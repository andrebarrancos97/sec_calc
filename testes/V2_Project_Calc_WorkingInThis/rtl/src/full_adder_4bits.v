==> flow/design.v <==
`timescale 1ns/1ps
module full_adder_4bits (
  input  clk,
  input  rst,
  input	 start,
  input  [3:0]a,
  input  [3:0]b,
  output done_sum,
  output reg [7:0]sum
);
   wire  co;
   wire  ci = 0;
   wire  aux1;
   wire  aux2;
   wire  aux3;
   wire	 aux4;
   wire  aux5;
   wire  aux6;
   wire  aux7;
   wire   [7:0]aux_sum_final;
   wire done_aux;
	reg [3:0]counter;
	reg [7:0]a_aux;
	reg  [7:0]b_aux;
  assign done_aux = (counter == 4'd3);
  assign done_sum = (counter == 4'd4);
  full_adder adder0 (
		     .a(a_aux[0]),
		     .b(b_aux[0]),
		     .ci(ci),
		     .co(aux1),
		     .sum(aux_sum_final[0])
		     );
  full_adder adder1 (
		     .a(a_aux[1]),
		     .b(b_aux[1]),
		     .ci(aux1),
		     .co(aux2),
		     .sum(aux_sum_final[1])
		     );  
  full_adder adder2 (
		     .a(a_aux[2]),
		     .b(b_aux[2]),
		     .ci(aux2),
		     .co(aux3),
		     .sum(aux_sum_final[2])
		     );
  full_adder adder3 (
		     .a(a_aux[3]),
		     .b(b_aux[3]),
		     .ci(aux3),
		     .co(aux4),
		     .sum(aux_sum_final[3])
		     );
  full_adder adder4 (
		     .a(a_aux[4]),
		     .b(b_aux[4]),
		     .ci(aux4),
		     .co(aux5),
		     .sum(aux_sum_final[4])
		     );
  full_adder adder5 (
		     .a(a_aux[5]),
		     .b(b_aux[5]),
		     .ci(aux5),
		     .co(aux6),
		     .sum(aux_sum_final[5])
		     );
  full_adder adder6 (
		     .a(a_aux[6]),
		     .b(b_aux[6]),
		     .ci(aux6),
		     .co(aux7),
		     .sum(aux_sum_final[6])
		     );
  full_adder adder7 (
		     .a(a_aux[7]),
		     .b(b_aux[7]),
		     .ci(aux7),
		     .co(),
		     .sum(aux_sum_final[7])
		     );
   always@(posedge clk)
     if(rst)begin
       counter <= 4'd6;
       sum <= 8'd0;
      end
     else if (start)begin
       	counter <= 4'd0;
       	sum <= 8'd0;
     end
	 else if (counter == 4'd0)begin
	  	   	if ((a[3] == 1'b0) & (b[3] == 1'b0))begin
				counter <= 4'd1;
				a_aux <= {4'b0000,a[3:0]};
				b_aux <= {4'b0000,b[3:0]};
	   		end
	   		else if ((a[3] == 1'b1) & (b[3] == 1'b0))begin
			    counter <= 4'd1;
				a_aux <= {4'b1111,a[3:0]};
				b_aux <= {4'b0000,b[3:0]};
	   		end
	   		else if ((a[3] == 1'b0) & (b[3] == 1'b1))begin
			    counter <= 4'd1;
				a_aux <= {4'b0000,a[3:0]};
				b_aux <= {4'b1111,b[3:0]};
	   		end
	   		else if ((a[3] == 1'b1) & (b[3] == 1'b1))begin
			    counter <= 4'd1;
				a_aux <= {4'b1111,a[3:0]};
				b_aux <= {4'b1111,b[3:0]};
	   		end
	 end 
     else if (counter < 4'd3)
       counter <= counter + 1'b1;
	 else if (done_aux)begin
     	    sum <= aux_sum_final;
			counter <= 4'd4;
     end
endmodule
`timescale 1ns/1ps
module full_adder(
  input  a,
  input  b,
  input  ci,
  output  co,
  output  sum
);
   wire  out_xor;
   wire  out_and1;
   wire   out_and2;
   assign out_xor = a ^ b;
   assign out_and1 = out_xor & ci;
   assign out_and2 = a & b;
   assign sum = out_xor ^ ci;
   assign co = out_and1 | out_and2;
endmodule
# ---- Step by step through the tools: full_adder_4bits
# Tool output for the design above, in the order of the flow.
# Line numbers count from 1 in the design file above.
# Operators: Yosys type, input widths -> output width; for muxes data width and select width s.
# Library cell names are shortened.
# A cell with -- has no value.
dict set report inputs {
  top_module {full_adder_4bits}
  clock_port {clk}
  lib {sky130hd}
  corner {tt_025C_1v80}
}

# ---- Word-level counts
# Yosys after proc, flatten, opt, wreduce and memory -nomap, before mapping. Memory bits, and registers merged into a memory's read port (data or address), are not among the register bits. Print and check cells are not counted. Equal cells are merged and count once.
dict set report bits {
  input_bits 11
  register_bits 28
}
dict set report classes {
  cmp 1
  addsub 1
  mux 16
  logic 44
  reduce_and_logical 10
  n_eq 4
}
# op count
set ops {}
lappend ops {{$mux 4} 10}
lappend ops {{$mux 8} 5}
lappend ops {{$and 1x1->1} 17}
lappend ops {{$xor 1x1->1} 15}
lappend ops {{$reduce_bool 4->1} 2}
lappend ops {{$or 1x1->1} 6}
lappend ops {{$not 1->1} 6}
lappend ops {{$ne 6x2->1 const B} 1}
lappend ops {{$ne 5x1->1 const B} 1}
lappend ops {{$reduce_and 2->1} 2}
lappend ops {{$reduce_or 2->1} 2}
lappend ops {{$add 4x1->4 const B} 1}
lappend ops {{$lt 4x2->1 const B} 1}
lappend ops {{$eq 4x2->1 const B} 1}
lappend ops {{$eq 4x3->1 const B} 1}
lappend ops {{$logic_not 4->1} 1}
lappend ops {{$reduce_and 4->1} 1}
lappend ops {{$reduce_and 3->1} 1}
lappend ops {{$reduce_bool 3->1} 1}
lappend ops {{$mux 3} 1}

# ---- Longest topological paths
# Longest topological path by Yosys (ltp), each cell counted once; first at word level (registers and memories cut), then after technology mapping (sequential cells cut; the memories' decode and read muxes count).
dict set report logic_depth {
  word_depth 14
  abc_area 1
  mapped_depth 9
  depth_no_buf 9
}

# ---- Netlist
# Source: synth_stat.txt of the flow (Yosys; design flattened, memories mapped). It holds for the ABC_AREA given above (unset counts as 0); a run with the other value may have another netlist.
dict set report synth_totals {
  yosys_area_mm2 0.0010135
  seqArea_mm2 0.0005005
  ff_cells 20
  cells 98
  buf_cells 2
}
# cell count area_total_um2
set by_type {}
lappend by_type {edfxtp_1 10 300.288}
lappend by_type {dfxtp_1 10 200.192}
lappend by_type {fa_1 5 100.096}
lappend by_type {ha_1 8 100.096}
lappend by_type {nor2_1 20 75.072}
lappend by_type {inv_1 14 52.55}
lappend by_type {nand2_1 13 48.797}
lappend by_type {nor2_8 1 20.019}
lappend by_type {o21ai_0 4 20.019}
lappend by_type {nand3_4 1 17.517}
lappend by_type {buf_4 2 15.014}
lappend by_type {nand2_4 1 11.261}
lappend by_type {nor2_4 1 11.261}
lappend by_type {a21oi_1 2 10.01}
lappend by_type {nor3_1 2 10.01}
lappend by_type {o211ai_1 1 7.507}
lappend by_type {nand3_1 1 5.005}
lappend by_type {o21ai_1 1 5.005}
lappend by_type {inv_2 1 3.754}

# ---- Worst setup path after synthesis
# OpenSTA on the mapped netlist: ideal clock, no wires. The path of least setup slack (recovery checks aside). Input and output delay are each 20% of the period. Register names are those of the netlist, which keeps one name where synthesis merged equal registers.
dict set report synth_timing {
  path_type {reg-to-reg}
  startpoint {register b_aux[0]}
  endpoint {register sum[4]}
  t_first_pin_ns 0.000
  t_required_ns 2.767
  delay_ns 2.403
  setup_slack_ns 0.477
  arrival_time_ns 2.290
  clock_period_ns 2.88
  driving_pins 8
  period_less_setup_slack_ns 2.403
}
# "delay_ns" = arrival - input delay + setup time.
# "driving_pins": output pins that drive a net of the path, with the launching flip-flop's if there is one; two outputs of one cell count as two.
# "period_less_setup_slack_ns" = period - worst setup slack (recovery checks aside). The figure is calculated, with input and output delays left at 20% of the set period.
# Between the ends stands the longest chain of elaborated cells between them, by number of cells; it is not shown to be the way that was timed. Of several equally long chains one is given.
# Each line given opens the expression or statement behind the cell; cells for indexed reads and writes are added by Yosys, which also makes memories of some case tables.
# A register here has more assigning lines than the two given.
dict set report synth_between {
  cell_sequence {edfxtp_1 ha_1 fa_1 fa_1 fa_1 fa_1 nor2_1 nor2_1}
  elab_chain_cells 8
  cone_cells 8
  cone_lines 4
  cone_classes {logic: 8}
}
# element line
set synth_rtl {}
lappend synth_rtl {{start, declared} 24} ;# reg [7:0]b_aux;
lappend synth_rtl {{start, assigned} 96} ;# b_aux <= {4'b0000,b[3:0]};
lappend synth_rtl {{start, assigned} 101} ;# b_aux <= {4'b0000,b[3:0]};
lappend synth_rtl {{$and 1x1->1} 134} ;# assign out_and2 = a & b;
lappend synth_rtl {{$and 1x1->1} 133} ;# assign out_and1 = out_xor & ci;
lappend synth_rtl {{$or 1x1->1} 136} ;# assign co = out_and1 | out_and2;
lappend synth_rtl {{$and 1x1->1} 133}
lappend synth_rtl {{$or 1x1->1} 136}
lappend synth_rtl {{$and 1x1->1} 133}
lappend synth_rtl {{$or 1x1->1} 136}
lappend synth_rtl {{$xor 1x1->1} 135} ;# assign sum = out_xor ^ ci;
lappend synth_rtl {{end, assigned} 90} ;# sum <= 8'd0;
lappend synth_rtl {{end, assigned} 117} ;# sum <= aux_sum_final;
lappend synth_rtl {{end, declared} 9} ;# output reg [7:0]sum

# ---- Timing after layout
# From the final timing report of entry A: the path of least setup slack in the routed layout; clock arrival at registers is part of the times.
dict set report layout_timing {
  path_type {reg-to-output}
  startpoint {register counter[0]}
  endpoint {output port done_sum}
  t_first_pin_ns 0.29
  driving_pins 6
  output_delay_ns 0.89
  clock_period_ns 4.44
  t_required_ns 3.55
  arrival_time_ns 1.75
  setup_slack_ns 1.80
}
# Between the ends stands the longest chain of elaborated cells between them, by number of cells; it is not shown to be the way that was timed. Of several equally long chains one is given.
# A register here has more assigning lines than the two given.
dict set report layout_between {
  cell_sequence {dfxtp_1 inv_1 ha_1 inv_1 nor3_1 clkdlybuf4s50_1}
  elab_chain_cells 1
  cone_cells 1
  cone_lines 1
  cone_classes {eq/ne: 1}
}
# element line
set layout_rtl {}
lappend layout_rtl {{start, declared} 22} ;# reg [3:0]counter;
lappend layout_rtl {{start, assigned} 85} ;# counter <= 4'd6;
lappend layout_rtl {{start, assigned} 115} ;# counter <= counter + 1'b1;
lappend layout_rtl {{$eq 4x3->1} 26} ;# assign done_sum = (counter == 4'd4);
lappend layout_rtl {{end, declared} 8} ;# output done_sum,

; Measured data: module full_adder_4bits, platform sky130hd, 2 stored runs of the flow under differing settings, order arbitrary. Input and output delays are each 20% of the period that was set; the output load is 0.01 pF.
; "achievedPeriod_ns": clock period set for the run, less the worst setup slack. It is reckoned from that one timing run; input and output delays stay at 20% of the period that was set.
; "critical_path_time_ns": the worst setup path's part of the clock period (all of it between registers, 20% less for each end at a port) less its slack. A launch clock that arrives late makes it longer, a capture clock that arrives late makes it shorter.
; By "final_power_mw" is meant OpenSTA's value without simulated activity: inputs other than the clock are taken to toggle once in ten clock periods, and the tool carries that through the logic.

[entry A: settings]
period_ns = 4.44
CORE_UTILIZATION = 47
PLACE_DENSITY_LB_ADDON = 0.09
CORE_MARGIN = 9
CELL_PAD_IN_SITES_GLOBAL_PLACEMENT = 2
ABC_AREA = 1
GPL_TIMING_DRIVEN = 0
CTS_CLUSTER_DIAMETER = 315
CAP_MARGIN = 20
SLEW_MARGIN = 20
[entry A: results]
total_die_area_mm2 = 0.0041519
utilization_pct = 64.4
final_power_mw = 0.3595
fin_tns_ns = 0.000
critical_path_time_ns = 1.75
critical_path_kind = reg-to-output
holdWs_ns = 0.486
achievedPeriod_ns = 2.639
setup_ws_ns = 1.801
synth_chip_area_mm2 = 0.0010135
layout_stdcell_area_mm2 = 0.00129

[entry B: settings]
period_ns = 1.57
CORE_UTILIZATION = 46
SETUP_SLACK_MARGIN = 0.33
PLACE_DENSITY_LB_ADDON = 0.11
CELL_PAD_IN_SITES_GLOBAL_PLACEMENT = 2
GPL_TIMING_DRIVEN = 1
SLEW_MARGIN = 40
MAX_ROUTING_LAYER = met4
CAP_MARGIN = 20
CORE_MARGIN = 2
[entry B: results]
achievedPeriod_ns = 2.405
layout_stdcell_area_mm2 = 0.0015377
final_power_mw = 1.059
setup_ws_ns = -0.835
total_die_area_mm2 = 0.0025502
holdWs_ns = 0.284
fin_tns_ns = -2.111
critical_path_time_ns = 2.41
critical_path_kind = reg-to-reg
synth_chip_area_mm2 = 0.0009947
utilization_pct = 76.8
