==> flow/design.v <==
`timescale 1ns/1ps
module full_adder_4bits_XOR (
	input rst,
	input  clk,
	input  complement1_sel,
	input  [3:0]a,
	input  [3:0]b,
	input  ci,
	output reg [3:0]sum,
	output  complement1_finish
);
   wire		done;
	wire  aux1;
	wire  aux2;
	wire  [3:0]sum_aux_v2;
	wire  [3:0]sum_aux;
	wire  [3:0]a_xor;
	wire  [3:0]aux_xor = 4'b1111;
	reg [3:0] counter;
assign a_xor = a ^ aux_xor;
assign sum_aux_v2 = {a[3], sum_aux[2:0]};
assign complement1_finish = (counter == 4'd2);
assign done = (counter == 4'd1);
	full_adder adder0 (
		     .a(a_xor[0]),
		     .b(b[0]),
		     .ci(ci),
		     .co(aux1),
		     .sum(sum_aux[0])
		     );
	full_adder adder1 (
			 .a(a_xor[1]),
		     .b(b[1]),
		     .ci(aux1),
		     .co(aux2),
		     .sum(sum_aux[1])
		     );  
	full_adder adder2 (
		     .a(a_xor[2]),
		     .b(b[2]),
		     .ci(aux2),
		     .co(),
		     .sum(sum_aux[2])
		     );
   always@(posedge clk)
     if(rst)begin
       counter <= 4'd4;
       sum <= 4'd0;
      end
     else if (complement1_sel)begin
       counter <= 4'd0;
       sum <= 8'd0;
       end
	 else if (counter != 4'd1)
       counter <= counter + 1'b1;
	 else if (done)begin
		if ((sum_aux_v2[3] == 1'b0))begin
			sum <= a;
			counter <= 4'd2;
		end
		else if ((sum_aux_v2[3] == 1'b1))begin
			sum <= sum_aux_v2;
			counter <= 4'd2;
		end
	 end
endmodule
`timescale 1ns/1ps
module full_adder(
  input  a,
  input  b,
  input  ci,
  output  co,
  output  sum
);
   wire  out_xor;
   wire  out_and1;
   wire   out_and2;
   assign out_xor = a ^ b;
   assign out_and1 = out_xor & ci;
   assign out_and2 = a & b;
   assign sum = out_xor ^ ci;
   assign co = out_and1 | out_and2;
endmodule
# Tool chain data of full_adder_4bits_XOR

The steps from the RTL of full_adder_4bits_XOR to its reports follow in flow order.
Lines are those of the file above, counted from 1.
Library cell names are shortened.
Not given: --

Top: full_adder_4bits_XOR
Clock input: clk
Standard-cell library: sky130hd
Corner: tt_025C_1v80

# Elaborated design

Yosys after proc, flatten, opt, wreduce and memory -nomap, before mapping. Memory bits, and registers merged into a memory's read port (data or address), are not among the register bits. Print and check cells are not counted. Equal cells are merged and count once.

Add/sub/neg operators: 1
Eq/ne operators: 3
Muxes and demuxes: 4
Bitwise logic cells: 14
Reductions and logical operators: 4

Operator list:

| cell                                                           | number |
| 4-bit two-way mux                                              | 3 |
| 1-bit XOR                                                      | 6 |
| 1-bit bitwise AND                                              | 4 |
| 4-bit by 1-bit adder with 4-bit output with constant B         | 1 |
| 4-bit by 1-bit equality test with 1-bit output with constant B | 1 |
| 4-bit by 1-bit != test with 1-bit output with constant B       | 1 |
| 4-bit by 2-bit equality test with 1-bit output with constant B | 1 |
| 3-bit NOT                                                      | 1 |
| 3-bit nonzero test                                             | 1 |
| 3-bit two-way mux                                              | 1 |
| 1-bit bitwise OR                                               | 2 |
| 2-bit AND reduction                                            | 1 |
| 2-bit nonzero test                                             | 1 |
| 2-bit OR reduction                                             | 1 |
| 1-bit NOT                                                      | 1 |

Register bits: 8
Bits of input ports: 12
Output and inout port bits: 5
Cells after elaboration: 29

# Longest topological paths

Longest topological path by Yosys (ltp), each cell counted once; first at word level (registers and memories cut), then after technology mapping (sequential cells cut; the memories' decode and read muxes count).

Depth after elaboration: 8
ABC_AREA: 0
Depth in mapped cells: 6
Mapped depth without buffers: 6

# Synthesis result

The flow's flattened synthesis, as Yosys stat reports it; memories are mapped. The netlist is that of the ABC_AREA named above (0 if unset); the other value can give another one.

Cell types:

| cell     | number | total area (um^2) |
| dfxtp_1  | 8      | 160.154 |
| fa_1     | 2      | 40.038 |
| ha_1     | 3      | 37.536 |
| inv_1    | 7      | 26.275 |
| mux2i_1  | 2      | 20.019 |
| nor3b_4  | 1      | 18.768 |
| xor2_1   | 2      | 17.517 |
| nor2_1   | 4      | 15.014 |
| a211oi_2 | 1      | 12.512 |
| nor3_1   | 2      | 10.01 |
| and4_1   | 1      | 8.758 |
| or3b_1   | 1      | 8.758 |
| xnor2_1  | 1      | 8.758 |
| a211oi_1 | 1      | 7.507 |
| nand2_1  | 2      | 7.507 |
| nor3b_1  | 1      | 7.507 |
| o211ai_1 | 1      | 7.507 |
| o21bai_1 | 1      | 7.507 |

Other cell types: 5; their cells: 5.

Cells in the netlist: 46
Chip area (Yosys): 449.2 um^2
Sequential part of the area: 160.2 um^2
Mapped flip-flops: 8
Buffer cells: 1

By module: a second synthesis without flattening, with its own total; a netlist apart from the flattened one above.

Cells (unflattened synthesis): 42
Area (unflattened synthesis): 436.7 um^2

Each row is one instance without its submodules.

By module:

| module               | times used | cells | area (um^2) | seq. area (um^2) |
| full_adder_4bits_XOR | 1          | 39    | 376.6       | 160.2 |
| full_adder           | 3          | 1     | 20.0        | 0.0 |

# Timing after synthesis

Source: OpenSTA report_checks on the synthesized netlist (no wires, ideal clock, input and output delay 20% of the period each), path of least setup slack; recovery checks are left aside. Register names are those of the netlist, which keeps one name where synthesis merged equal registers.

Path type: input -> register
Start point: input b[0]
End point: register sum[2]
Period: 3.9 ns
External input delay: 0.780 ns
Library setup time: 0.078 ns
Time at the first pin: 0.780 ns
Arrival: 2.070 ns
Data required time: 3.822 ns
Setup slack: 1.752 ns
Delay of the path: 1.368 ns
Stages: 6
Path buffers: 0
Synthesis period reached: 2.148 ns

"delay of the path" is the arrival time less input delay plus setup time.
"stages": output pins that drive a net of the path, with the launching flip-flop's if there is one; two outputs of one cell count as two.
"synthesis period reached" is the clock period less the worst setup slack; recovery checks do not enter. This is arithmetic on one report: input and output delays are still those of the set period (20% each).
The rows between start and end are the longest chain of elaborated cells between them; the timing report does not say that the signal goes this way. Where chains are equally long, one stands for them.
Each line given opens the expression or statement behind the cell; cells for indexed reads and writes are added by Yosys, which also makes memories of some case tables.
At most two assigning lines are given for a register; there are more.

Cell sequence: inv_1 > fa_1 > fa_1 > xor2_1 > and4_1 > nor3_1
Length of the longest elaborated chain: 7
Elaborated cells between the ends (all ways): 8
Source lines of those cells: 6
Those cells by class: mux (1); logic (7)

Ends and longest elaborated chain, post-synthesis:

| what              | RTL line | text |
| from (decl)       | 7        | `input [3:0]b,` |
| 1-bit XOR         | 78       | `assign out_xor = a ^ b;` |
| 1-bit bitwise AND | 79       | `assign out_and1 = out_xor & ci;` |
| 1-bit bitwise OR  | 82       | `assign co = out_and1 \| out_and2;` |
| 1-bit bitwise AND | 79       |  |
| 1-bit bitwise OR  | 82       |  |
| 1-bit XOR         | 81       | `assign sum = out_xor ^ ci;` |
| 4-bit two-way mux | 57       | `if ((sum_aux_v2[3] == 1'b0))begin` |
| to (assign)       | 58       | `sum <= a;` |
| to (assign)       | 62       | `sum <= sum_aux_v2;` |
| to (decl)         | 9        | `output reg [3:0]sum,` |

Hand-over note for full_adder_4bits_XOR

Below are 2 stored runs of the flow (Yosys, OpenROAD; platform sky130hd) on full_adder_4bits_XOR, each with its settings, unordered. Constraints: input delay and output delay 20% of the set period each, output load 0.01 pF.
A setting shown as . is not set for that run.

| setting or result                  | job 1 | job 2 |
| period_ns                          | 2.15  | 1.43  |
| CORE_UTILIZATION                   | 48    | 62    |
| CAP_MARGIN                         | 20    | 20    |
| CORE_MARGIN                        | 2     | 3     |
| SLEW_MARGIN                        | 20    | 20    |
| PLACE_DENSITY_LB_ADDON             | .     | 0.21  |
| CELL_PAD_IN_SITES_GLOBAL_PLACEMENT | .     | 3     |
| CELL_PAD_IN_SITES_DETAIL_PLACEMENT | .     | 0     |
| GPL_TIMING_DRIVEN                  | .     | 1     |
| GPL_ROUTABILITY_DRIVEN             | .     | 1     |
| CTS_CLUSTER_DIAMETER               | .     | 301   |

Job 1: not finished: floorplanning ended with error PDN-0185
Job 2: not finished: floorplanning ended with error PDN-0185

End of note.
